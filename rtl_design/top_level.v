==> flow/design.v <==
module fifo
  #(
   parameter B=8,
             W=4
  )
  (
   input wire clk,reset,
   input wire rd, wr,
   input wire [B-1:0] w_data,
   output wire empty, full,
   output wire [B-1:0] r_data
  );
  reg [B-1:0] array_reg [2**W-1:0];  
  reg [W-1:0] w_ptr_reg, w_ptr_next ;
  reg [W-1:0] r_ptr_reg, r_ptr_next ;
  reg full_reg, empty_reg, full_next, empty_next;
  wire [W-1:0] w_ptr_succ, r_ptr_succ;
  wire wr_en;
  always@(posedge clk)
    if (wr_en)
        array_reg[w_ptr_reg] <= w_data ;
  assign r_data = array_reg[r_ptr_reg];
  assign wr_en = wr & ~full_reg;
always@(posedge clk, posedge reset)
  if (reset)
    begin 
      w_ptr_reg <= 0;
      r_ptr_reg <= 0;
      full_reg <= 1'b0;
      empty_reg <= 1'b1;
    end
  else
    begin
      w_ptr_reg <= w_ptr_next;
      r_ptr_reg <= r_ptr_next;
      full_reg <= full_next;
      empty_reg <= empty_next;
    end
  always@*
    begin
      w_ptr_next = w_ptr_reg;
      r_ptr_next = r_ptr_reg;
      full_next = full_reg;
      empty_next = empty_reg;
      case ({wr, rd})
        2'b01:  
          if(~empty_reg)
            begin
              r_ptr_next = r_ptr_succ;
              full_next = 1'b0;
              if (r_ptr_succ == w_ptr_reg)
                empty_next = 1'b1;
            end
        2'b10:  
          if (~full_reg)
            begin
              w_ptr_next = w_ptr_succ;
              empty_next = 1'b0;
              if (w_ptr_succ == r_ptr_reg)
                full_next = 1'b1;
            end
        2'b11:
          begin
            w_ptr_next = w_ptr_succ;
            r_ptr_next = r_ptr_succ;
          end
      endcase
    end
    assign w_ptr_succ = w_ptr_reg + 1;
    assign r_ptr_succ = r_ptr_reg + 1;
    assign full = full_reg;
    assign empty =empty_reg;
endmodule
module mod_m_counter
  #(
    parameter N=4,  
              M=10  
    )
    (
     input wire clk, reset,
     output wire max_tick,
     output wire [N-1:0] q
    );
    reg [N-1:0] r_reg;
    wire [N-1:0] r_next;
    always@(posedge clk, posedge reset)
      if (reset)
        r_reg <= 0;
      else
        r_reg <= r_next;
    assign r_next = (r_reg==(M-1)) ? 0 : r_reg + 1;
    assign q = r_reg;
    assign max_tick = (r_reg==(M-1)) ? 1'b1 : 1'b0;
endmodule 
module processing_unit
  #(
    parameter k=50,      
              k_th=3,    
              th_val=8'd75  
  )
  (
  input wire clk, reset,
  input wire sample_tick,  
  input wire [7:0] d,      
  output wire ctrl, wr
  );
  localparam [1:0]
    idle = 2'b00,
    read = 2'b01,
    compare = 2'b10;
  reg [1:0] state_reg, state_next;
  reg [5:0] cmp_succ_reg, cmp_succ_next;
  reg [5:0] n_reg, n_next;
  reg [7:0] s_reg;
  reg ctrl_reg, ctrl_next;
  reg wr_reg, wr_next;
  always@(posedge clk, posedge reset)
    if (reset)
      begin
        state_reg <= idle;
        cmp_succ_reg <= 0;
        n_reg <= 0;
        s_reg <= 8'b0;
        ctrl_reg <= 0;
        wr_reg <= 0;
      end
    else
      begin
        state_reg <= state_next;
        ctrl_reg <= ctrl_next;
		  s_reg <= d;
        wr_reg <= wr_next;
        cmp_succ_reg <= cmp_succ_next;
        n_reg <= n_next;
      end
  always@*
    begin
      state_next = state_reg;
      cmp_succ_next = cmp_succ_reg;
      n_next = n_reg;
      ctrl_next = ctrl_reg;
      wr_next = 0;
      case(state_reg)
        idle:
          begin
            cmp_succ_next = 0;
            n_next = 0;
            if(sample_tick)
              begin
                wr_next = 0;
                state_next = read;
              end
          end
        read:
          if(sample_tick)
            if(n_reg==k)
              state_next = compare;
            else 
              begin
                n_next = n_reg + 1;
                if(s_reg > th_val)
                  cmp_succ_next = cmp_succ_reg + 1;
              end
        compare:
          if(sample_tick)
            if(cmp_succ_reg >= k_th)
            begin
              ctrl_next = 1;
              wr_next = 1;
              state_next =idle;
            end
            else
            begin
              ctrl_next = 0;
              wr_next = 1;
              state_next =idle;
            end
      endcase
    end
  assign ctrl = ctrl_reg;
  assign wr = wr_reg;
endmodule 
module pwm_generator
	#(
		parameter period = 20'd1000000,		 
					 pbit = 20,			 
					 dbit = 20			 
	  )
  (
	input wire clk, reset,
	input wire en,	big_tick,					 
	input wire [dbit-1:0] duty,    
	output wire pwm_out            
   );
	localparam [1:0]
		start = 2'b00,
		idle = 2'b01,
		one  = 2'b10,
		zero = 2'b11;
	reg pwm_next, pwm_reg;
	reg [1:0] state_next, state_reg;
	reg [dbit-1:0] dut_next, dut_reg;
	reg [pbit-1:0] per_next, per_reg;
	always @(posedge clk, posedge reset)
		if (reset)
			begin
				state_reg <= start;
				dut_reg <= 0;
				per_reg <= 0;
				pwm_reg <= 0;
			end
		else
			begin
				state_reg <= state_next;
				dut_reg <= dut_next;
				per_reg <= per_next;
				pwm_reg <= pwm_next;
			end
	always @*
	begin
		state_next = state_reg;
		dut_next = dut_reg;
		per_next = per_reg;
		pwm_next = pwm_reg;
		case (state_reg)
			start:
				if (big_tick)
					state_next = idle;
			idle:
				if (en)
					begin
						state_next = one;
						dut_next = duty;
						per_next = period;
					end
			one:
				begin
					pwm_next = 1'b1;
					if (dut_reg == 0)
						state_next = zero;
					else
						begin
							dut_next = dut_reg - 1;
							per_next = per_reg - 1;
						end
				end
			zero:
				begin
					pwm_next = 1'b0;
					if (per_reg == 0)
						state_next = idle;
					else
						per_next = per_reg - 1;
				end
			default: state_next = idle;
		endcase
	end
	assign pwm_out = pwm_reg;
endmodule
module top_level
  #(
    parameter DVSR = 50,    
              DVSR_BIT = 8,
              DBIT = 1,
              FIFO_W = 2         
  )
  (input wire clk,reset,
   input wire [7:0] d,
   output wire servo, pwm,
	output wire [7:0] leds
  );
reg [19:0] duty;
reg en;
wire tick, big_tick, ctrl, wr, empty ;
wire r_data;
reg led_reg, led_next, rd;
mod_m_counter #(.M(24'd10000000), .N(24)) sample_tick_gen1
  (.clk(clk), .reset(reset), .q(), .max_tick(big_tick));
mod_m_counter #(.M(DVSR), .N(DVSR_BIT)) sample_tick_gen
  (.clk(clk), .reset(reset), .q(), .max_tick(tick));
visualizer visual_unit
  (.clk(clk), .reset(reset), .d(d), .leds(leds));
processing_unit proc_unit 
  (.clk(clk), .reset(reset), .d(d), .sample_tick(tick),
   .wr(wr), .ctrl(ctrl));
fifo #(.B(DBIT), .W(FIFO_W)) fifo_unit
  (.clk(clk), .reset(reset), .w_data(ctrl), .wr(wr), .full(), .rd(rd),
   .empty(empty) , .r_data(r_data));
pwm_generator pwm_gen_unit  
	(.clk(clk), .reset(reset), .en(en), .duty(duty), .pwm_out(pwm), .big_tick(big_tick));
always@(posedge clk, posedge reset)
  if(reset)
    led_reg <= 0;
  else
    led_reg <= led_next;
always@*
  begin
	 duty = 0;
	 en = 0;
    rd = 0;
    led_next = led_reg;
    if(~empty)
      begin
       rd = 1;
		 en = 1;
       led_next = r_data;		 
		 if (led_reg)
			duty = 20'd88000;                
		 else
			duty = 20'd60000;						 
     end
  end
assign servo = led_reg;
endmodule
module visualizer
  (input wire clk,reset,
   input wire [7:0] d,
   output wire [7:0] leds
  );
reg [7:0] s_reg;
always@(posedge clk, posedge reset)
  if (reset)
    s_reg <= 0;
  else
    s_reg <= d;
assign leds[0] = (s_reg >= 8'h1f ) ? 1'b1 : 1'b0;
assign leds[1] = (s_reg >= 8'h3f ) ? 1'b1 : 1'b0;
assign leds[2] = (s_reg >= 8'h5f ) ? 1'b1 : 1'b0;
assign leds[3] = (s_reg >= 8'h7f ) ? 1'b1 : 1'b0;
assign leds[4] = (s_reg >= 8'h9f ) ? 1'b1 : 1'b0;
assign leds[5] = (s_reg >= 8'hbf ) ? 1'b1 : 1'b0;
assign leds[6] = (s_reg >= 8'hdf ) ? 1'b1 : 1'b0;
assign leds[7] = (s_reg >= 8'hff ) ? 1'b1 : 1'b0;
endmodule
From RTL to reports: top_level
Tool output for the design above, in the order of the flow.
Line numbers count from 1 in the design file above.
Cell names lack the library's common part.
A cell with n/a has no value.

design
  top module = top_level
  clock input = clk
  library = sky130hd
  timing corner = tt_025C_1v80

Word-level counts
Counts by Yosys on the flattened word-level netlist (proc, flatten, opt, wreduce; memories kept). Register bits leave out memories and registers merged into their read ports (data or address). Print and check cells are left out. Cells with the same type and inputs are merged into one.
Yosys's memory passes give these memory sizes; they may raise the number of words (mostly to a power of two), join words into wider ones and drop unused or constant bits.

cells by class
  $add $sub $neg = 8
  magnitude comparators = 10
  equal/unequal tests = 27
  multiplexer cells = 57
  bitwise gates (word level) = 4
  reductions and logical operators = 23

operators with widths
  cell                                                                      number
  20-bit two-way mux                                                        5
  20-bit parallel mux with 3-bit select                                     1
  20-bit by 1-bit subtractor with 20-bit output (second input constant)     2
  20-bit zero test                                                          2
  20-bit parallel mux with 2-bit select                                     1
  8-bit >= comparator (second input constant)                               4
  6-bit two-way mux                                                         5
  24-bit by 1-bit adder with 24-bit output (second input constant)          1
  24-bit == test (second input constant)                                    1
  24-bit two-way mux                                                        1
  6-bit parallel mux with 2-bit select                                      2
  2-bit two-way mux                                                         11
  1-bit two-way mux                                                         22
  2-bit inequality test (second input constant)                             10
  17-bit two-way mux                                                        1
  8-bit by 7-bit >= comparator with 1-bit output (second input constant)    2
  4-bit AND reduction                                                       3
  6-bit by 1-bit adder with 6-bit output (second input constant)            2
  2-bit == test (second input constant)                                     5
  2-bit AND reduction                                                       5
  2-bit by 1-bit inequality test with 1-bit output (second input constant)  4
  2-bit nonzero test                                                        4
  8-bit by 1-bit adder with 8-bit output (second input constant)            1
  8-bit by 5-bit >= comparator with 1-bit output (second input constant)    1
  8-bit by 6-bit >= comparator with 1-bit output (second input constant)    1
  8-bit by 6-bit == test with 1-bit output (second input constant)          1
  8-bit by 7-bit > comparator with 1-bit output (second input constant)     1
  2-bit parallel mux with 4-bit select                                      1

Other operator kinds: 17; their cells: 29.

storage and ports
  bits in registers = 105
  bits in writable memories = 4
  clocked read ports x word width = 1
  memory cells = 1
  input bits = 10
  output and inout port bits = 10
  cells after elaboration = 146

memory list
  name                 depth  bits a word  rd ports  write ports  line  text
  fifo_unit.array_reg  4      1            1         1            13    reg [B-1:0] array_reg [2**W-1:0];

Depth
Yosys ltp: most cells in a row. Word level: on the elaborated netlist, between registers, memories and ports. Mapped: between sequential cells and ports; inverters and the memories' decode and read muxes count.

logic depth
  depth after elaboration = 5
  ABC_AREA = 0
  depth in mapped cells = 9
  depth with buffers taken out = 7

Netlist
Source: synth_stat.txt of the flow (Yosys; design flattened, memories mapped). It holds for the ABC_AREA given above (unset counts as 0); a run with the other value may have another netlist.
The area totals of this step are shown rounded.

cells by type
  type      number  area in all (µm²)
  dfrtp_1   106     2.65E+03
  ha_1      17      212.704
  nor2_1    51      191.434
  nand3_1   38      190.182
  nand2_1   46      172.666
  xor2_1    19      166.41
  xnor2_1   18      157.651
  o21ai_0   29      145.139
  o31ai_1   19      142.637
  or4_1     18      135.13
  a21oi_1   26      130.125
  edfxtp_1  4       120.115
  or3_1     16      100.096
  nand4_1   15      93.84
  nor4_1    15      93.84
  inv_1     22      82.579
  dfstp_2   3       78.826
  nor3_1    15      75.072

Other cell types: 38; their cells: 120.

mapped netlist
  standard cells after synthesis = 597
  synthesis area = 5814 µm²
  area of sequential cells = 2851 µm²
  flip-flops = 113
  buffer cells = 23

By module: a second synthesis without flattening, with its own total; a netlist apart from the flattened one above.

unflattened totals
  cell total of the unflattened synthesis = 644
  area total of the unflattened synthesis = 6272 µm²

Each row is one instance without its submodules.

by module
  module           instances  cells  area (µm²)  sequential area (µm²)
  pwm_generator    1          319    2729        1127
  mod_m_counter    1          115    1195        600.6
  processing_unit  1          93     1005        576.8
  fifo             1          44     548.0       271.5
  mod_m_counter    1          34     381.6       200.2
  visualizer       1          32     350.3       200.2
  top_level        1          7      63.8        25.0

Timing after synthesis
Path of least setup slack by OpenSTA after synthesis, without wires, with an ideal clock, recovery checks aside; 20% of the period is set as input and as output delay. Where synthesis merged equal registers, the netlist keeps one of their names.

path post-synthesis
  path kind = reg2reg
  start point = register pwm_gen_unit.dut_reg[0]
  end point = register pwm_gen_unit.per_reg[6]
  period = 2220 ps
  library setup time = 69 ps
  time at the first pin = 0 ps
  arrival time = 1982 ps
  data required time = 2151 ps
  path slack = 169 ps
  path delay = 2051 ps
  stages = 9
  path buffers = 1
  period reached after synthesis = 2051 ps

"path delay" is the arrival time less input delay plus setup time.
"stages": output pins that drive a net of the path, with the launching flip-flop's if there is one; two outputs of one cell count as two.
"period reached after synthesis" is the clock period less the worst setup slack; recovery checks do not enter. This is arithmetic on one report: input and output delays are still those of the set period (20% each).
Between the ends stands the longest chain of elaborated cells between them, by number of cells; it is not shown to be the way that was timed. Of several equally long chains one is given.
Each line given opens the expression or statement behind the cell; cells for indexed reads and writes are added by Yosys, which also makes memories of some case tables.

on the way, post-synthesis
  path through = dfrtp_1 > inv_1 > ha_1 > nor2b_1 > and4b_1 > a32o_1 > buf_2 > or4_2 > nand3_1
  length of the longest elaborated chain = 3
  elaborated cells on any way between the ends = 5
  RTL lines with such cells = 2
  those cells by class = eq/ne (1); mux (2); reduce/logical (2)

RTL lines, path post-synthesis
  item                                   line  text
  from (decl)                            202   reg [dbit-1:0] dut_next, dut_reg;
  from (assign)                          208   dut_reg <= 0;
  from (assign)                          215   dut_reg <= dut_next;
  20-bit zero test                       239   if (dut_reg == 0)
  20-bit two-way mux                     239
  20-bit parallel mux with 3-bit select  225   case (state_reg)
  to (assign)                            209   per_reg <= 0;
  to (assign)                            216   per_reg <= per_next;
  to (decl)                              203   reg [pbit-1:0] per_next, per_reg;

Worst path after layout
Path of least setup slack in the final report of flow run A (OpenROAD, finished layout, wires in). Where an end is a register, its clock arrival counts in the times.
The path's times are printed in steps of 10 ps; the period is the one set.

path post-layout
  path kind = reg2reg
  start point = register pwm_gen_unit.dut_reg[1]
  end point = register pwm_gen_unit.per_reg[5]
  period = 2340 ps
  library setup time = 80 ps
  time at the first pin = 410 ps
  arrival time = 2550 ps
  data required time = 2670 ps
  path slack = 110 ps
  stages = 9
  path buffers = 1

Between the ends stands the longest chain of elaborated cells between them, by number of cells; it is not shown to be the way that was timed. Of several equally long chains one is given.

on the way, post-layout
  path through = dfrtp_1 > inv_1 > ha_1 > nor2b_1 > and4b_1 > a32o_1 > buf_12 > or4_2 > a21oi_1
  length of the longest elaborated chain = 3
  elaborated cells on any way between the ends = 5
  RTL lines with such cells = 2
  those cells by class = eq/ne (1); mux (2); reduce/logical (2)

RTL lines, path post-layout
  item                                   line  text
  from (decl)                            202   reg [dbit-1:0] dut_next, dut_reg;
  from (assign)                          208   dut_reg <= 0;
  from (assign)                          215   dut_reg <= dut_next;
  20-bit zero test                       239   if (dut_reg == 0)
  20-bit two-way mux                     239
  20-bit parallel mux with 3-bit select  225   case (state_reg)
  to (assign)                            209   per_reg <= 0;
  to (assign)                            216   per_reg <= per_next;
  to (decl)                              203   reg [pbit-1:0] per_next, per_reg;

==> results <==
Design top_level on sky130hd. What follows are 2 stored runs of the flow, each under its own settings; their order means nothing. The constraints put input and output delay at 20% of the set period each and load the outputs with 0.01 pF.
"reached clock period": clock period set for the run, less the worst setup slack. It is reckoned from that one timing run; input and output delays stay at 20% of the period that was set.
"allowed time less slack (worst setup path)" = time allowed to the worst setup path (clock period - input delay - output delay, where it has them) - its slack; a late launch clock adds to it, a late capture clock takes from it.
By "overall power" is meant OpenSTA's value without simulated activity: inputs other than the clock are taken to toggle once in ten clock periods, and the tool carries that through the logic.
"allowed time less slack (worst setup path)" is given in steps of 10 ps.
Values from the reports are rounded here.
Among the settings, . means not set for that run.
Among the results, . means that no value is shown for the run.

item                                             flow run A  flow run B
period_ns                                        2.34        1.48
CAP_MARGIN                                       20          30
CORE_MARGIN                                      2           2
CORE_UTILIZATION                                 40          39
SLEW_MARGIN                                      20          20
SETUP_SLACK_MARGIN                               .           -0.13
PLACE_DENSITY                                    .           0.87
CORE_ASPECT_RATIO                                .           0.57
CELL_PAD_IN_SITES_DETAIL_PLACEMENT               .           2
GPL_TIMING_DRIVEN                                .           0
GPL_ROUTABILITY_DRIVEN                           .           1
allowed time less slack (worst setup path) (ps)  2230        .
critical path kind                               reg2reg     .
reached clock period (ps)                        2227        .
synthesized cell area (µm²)                      5814        .
full die area (µm²)                              15520       .
post-layout utilization (%)                      48.5        .
worst-case hold slack (ps)                       476         .
setup slack of the worst path (ps)               113         .
overall power (W)                                0.004709    .
total negative setup slack (ps)                  0           .
standard-cell area after routing (µm²)           6970        .

Flow run B: stopped before the end: clock tree synthesis reported DPL-0033
